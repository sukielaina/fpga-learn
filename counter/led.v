==> flow/design.v <==
module top
(
    input clk,
    output [5:0] led
);
localparam WAIT_TIME = 13500000;
reg [23:0] clockCounter = 0;
reg [5:0] cur_state = 6'b111111;	 
always @(posedge clk) begin
    clockCounter <= clockCounter + 1;
    if (clockCounter == WAIT_TIME) begin
        clockCounter <= 0;
            cur_state <= cur_state << 1;
        if (cur_state == 6'b000000) begin
            cur_state <= 6'b111111;
        end
    end
end
assign led[5:0] = cur_state[5:0];
endmodule
# --- Step by step through the tools: top ---
# Tool output for the design above, in the order of the flow.
# Lines are those of the file above, counted from 1.
# Cell names lack the library's common part.
inputs:
  top_module: "top"
  clock_port: "clk"
  library: "sky130hd"
  pvt_corner: "tt_025C_1v80"

# --- After elaboration ---
# Source: Yosys, flattened and elaborated, memories not mapped. Widths are those after wreduce; folded enables and synchronous resets count as part of the registers. Registers that Yosys merges into a memory's read port (data or address) are not register bits. Print and check cells do not count. Equal cells are merged and count once.
op_classes:
  reduce_and_logical: 1
  add_sub_neg: 1
  eq_ne: 1
ops:
  columns: ["operator", "n"]
  rows:
  - ["24-bit by 1-bit adder with 24-bit output (second input constant)", 1]
  - ["24-bit == test (second input constant)", 1]
  - ["6-bit logical NOT", 1]
word_totals:
  elab_cells: 5
  input_bits: 1
  regBits: 30

# --- Logic depth ---
# Yosys ltp: most cells in a row. Word level: on the elaborated netlist, between registers, memories and ports. Mapped: between sequential cells and ports; inverters and the memories' decode and read muxes count.
logic_depth:
  word_depth: 1
  ABC_AREA: 0
  ltp_mapped: 6
  depth_no_buf: 6

# --- Synthesis result ---
# Source: synth_stat.txt of the flow (Yosys; design flattened, memories mapped). It holds for the ABC_AREA given above (unset counts as 0); a run with the other value may have another netlist.
types:
  columns: ["type", "n", "area_total_um2"]
  rows:
  - ["dfxtp_1", 24, 480.461]
  - ["edfxtp_1", 6, 180.173]
  - ["xnor2_1", 13, 113.859]
  - ["nor2_1", 15, 56.304]
  - ["nand4_1", 8, 50.048]
  - ["nand3_1", 8, 40.038]
  - ["nor4_1", 6, 37.536]
  - ["nand2b_1", 5, 31.28]
  - ["nand2_1", 8, 30.029]
  - ["inv_1", 7, 26.275]
  - ["xor2_1", 3, 26.275]
  - ["and3_1", 4, 25.024]
  - ["ha_1", 2, 25.024]
  - ["nor4_4", 1, 21.27]
  - ["a21oi_1", 4, 20.019]
  - ["buf_2", 4, 20.019]
  - ["nand3_2", 2, 20.019]
  - ["and4_1", 2, 17.517]
# Not listed: further types 16, cells in them 23.
mapped:
  ffs: 30
  cells: 145
  area_um2: 1390.1
  n_buf: 4

# --- Worst setup path after synthesis ---
# OpenSTA on the mapped netlist: ideal clock, no wires. The path of least setup slack (recovery checks aside). Input and output delay are each 20% of the period. Register names are those of the netlist, which keeps one name where synthesis merged equal registers.
synth_timing:
  path_type: "register to register"
  startpoint: "register clockCounter[12]"
  endpoint: "register cur_state[0]"
  path_delay_ps: 1819
  t_first_pin_ps: 0
  tclk_ps: 2310
  stages: 6
  setup_slack_ps: 491
  arrival_ps: 1498
  period_less_setup_slack_ps: 1819
# "path_delay_ps" = arrival - input delay + setup time.
# "stages": output pins that drive a net of the path, with the launching flip-flop's if there is one; two outputs of one cell count as two.
# "period_less_setup_slack_ps" = period - worst setup slack (recovery checks aside). The figure is calculated, with input and output delays left at 20% of the set period.
# The rows between start and end are the longest chain of elaborated cells between them; the timing report does not say that the signal goes this way. Where chains are equally long, one stands for them.
# A line is the first line of the expression or statement that the cell stems from. Yosys adds cells for indexed reads and writes and turns some case tables into memories.
synth_via:
  path_cell_list: "dfxtp_1 > buf_2 > and3_1 > nand3_1 > nor4_4 > buf_2"
  elab_chain_len: 1
  cells_between: 1
  lines_between: 1
synth_rtl:
  columns: ["item", "line_no", "text"]
  rows:
  - ["start: declaration", 7, "reg [23:0] clockCounter = 0;"]
  - ["start: assignment", 10, "clockCounter <= clockCounter + 1;"]
  - ["start: assignment", 12, "clockCounter <= 0;"]
  - ["24-bit == test", 11, "if (clockCounter == WAIT_TIME) begin"]
  - ["end: assignment", 13, "cur_state <= cur_state << 1;"]
  - ["end: assignment", 15, "cur_state <= 6'b111111;"]
  - ["end: declaration", 8, "reg [5:0] cur_state = 6'b111111;"]

Below are 2 stored runs of the flow (Yosys, OpenROAD; platform sky130hd) on top, each with its settings, unordered. Constraints: input delay and output delay 20% of the set period each, output load 0.01 pF.

--- flow run A ---
==> flow/run.sh <==
#!/bin/bash
# the make line also repeats the synthesis and layout settings of config.mk as NAME=value (left out here)
make -C /OpenROAD-flow-scripts/flow DESIGN_CONFIG=/design/flow/config.mk WORK_HOME=/design/flow/orfs CLKGATE_MAP_FILE= finish
==> flow/config.mk <==
export PLATFORM = sky130hd
export DESIGN_NAME = top
export DESIGN_NICKNAME = top
export VERILOG_FILES = /design/flow/design.v
export SDC_FILE = /design/flow/constraint.sdc
export NUM_CORES = 4
export LEC_CHECK = 0
export CAP_MARGIN = 20
export CELL_PAD_IN_SITES_GLOBAL_PLACEMENT = 3
export CORE_ASPECT_RATIO = 1.16
export CORE_MARGIN = 10
export CORE_UTILIZATION = 62
export CTS_CLUSTER_DIAMETER = 397
export GPL_ROUTABILITY_DRIVEN = 1
export MAX_ROUTING_LAYER = met5
export MIN_ROUTING_LAYER = met1
export PLACE_DENSITY = 0.83
export SLEW_MARGIN = 20
export TNS_END_PERCENT = 25
==> flow/constraint.sdc <==
create_clock -name core_clock -period 2.73 [get_ports {clk}]
set_input_delay 0.5460 -clock core_clock [delete_from_list [all_inputs] [get_ports {clk}]]
set_output_delay 0.5460 -clock core_clock [all_outputs]
set_load 0.01 [all_outputs]

==> results, as YAML <==
outcome: "incomplete, placement halted on GPL-0301"

--- flow run B ---
==> flow/run.sh <==
#!/bin/bash
# the make line also repeats the synthesis and layout settings of config.mk as NAME=value (left out here)
make -C /OpenROAD-flow-scripts/flow DESIGN_CONFIG=/design/flow/config.mk WORK_HOME=/design/flow/orfs CLKGATE_MAP_FILE= finish
==> flow/config.mk <==
export PLATFORM = sky130hd
export DESIGN_NAME = top
export DESIGN_NICKNAME = top
export VERILOG_FILES = /design/flow/design.v
export SDC_FILE = /design/flow/constraint.sdc
export NUM_CORES = 4
export LEC_CHECK = 0
export CAP_MARGIN = 0
export CELL_PAD_IN_SITES_DETAIL_PLACEMENT = 2
export CELL_PAD_IN_SITES_GLOBAL_PLACEMENT = 2
export CORE_ASPECT_RATIO = 0.74
export CORE_MARGIN = 2
export CORE_UTILIZATION = 40
export CTS_CLUSTER_DIAMETER = 400
export PLACE_DENSITY_LB_ADDON = 0.03
export SETUP_SLACK_MARGIN = 0.18
export SLEW_MARGIN = 20
==> flow/constraint.sdc <==
create_clock -name core_clock -period 1.15 [get_ports {clk}]
set_input_delay 0.2300 -clock core_clock [delete_from_list [all_inputs] [get_ports {clk}]]
set_output_delay 0.2300 -clock core_clock [all_outputs]
set_load 0.01 [all_outputs]

==> results, as YAML <==
outcome: "incomplete, clock tree synthesis halted on DPL-0033"
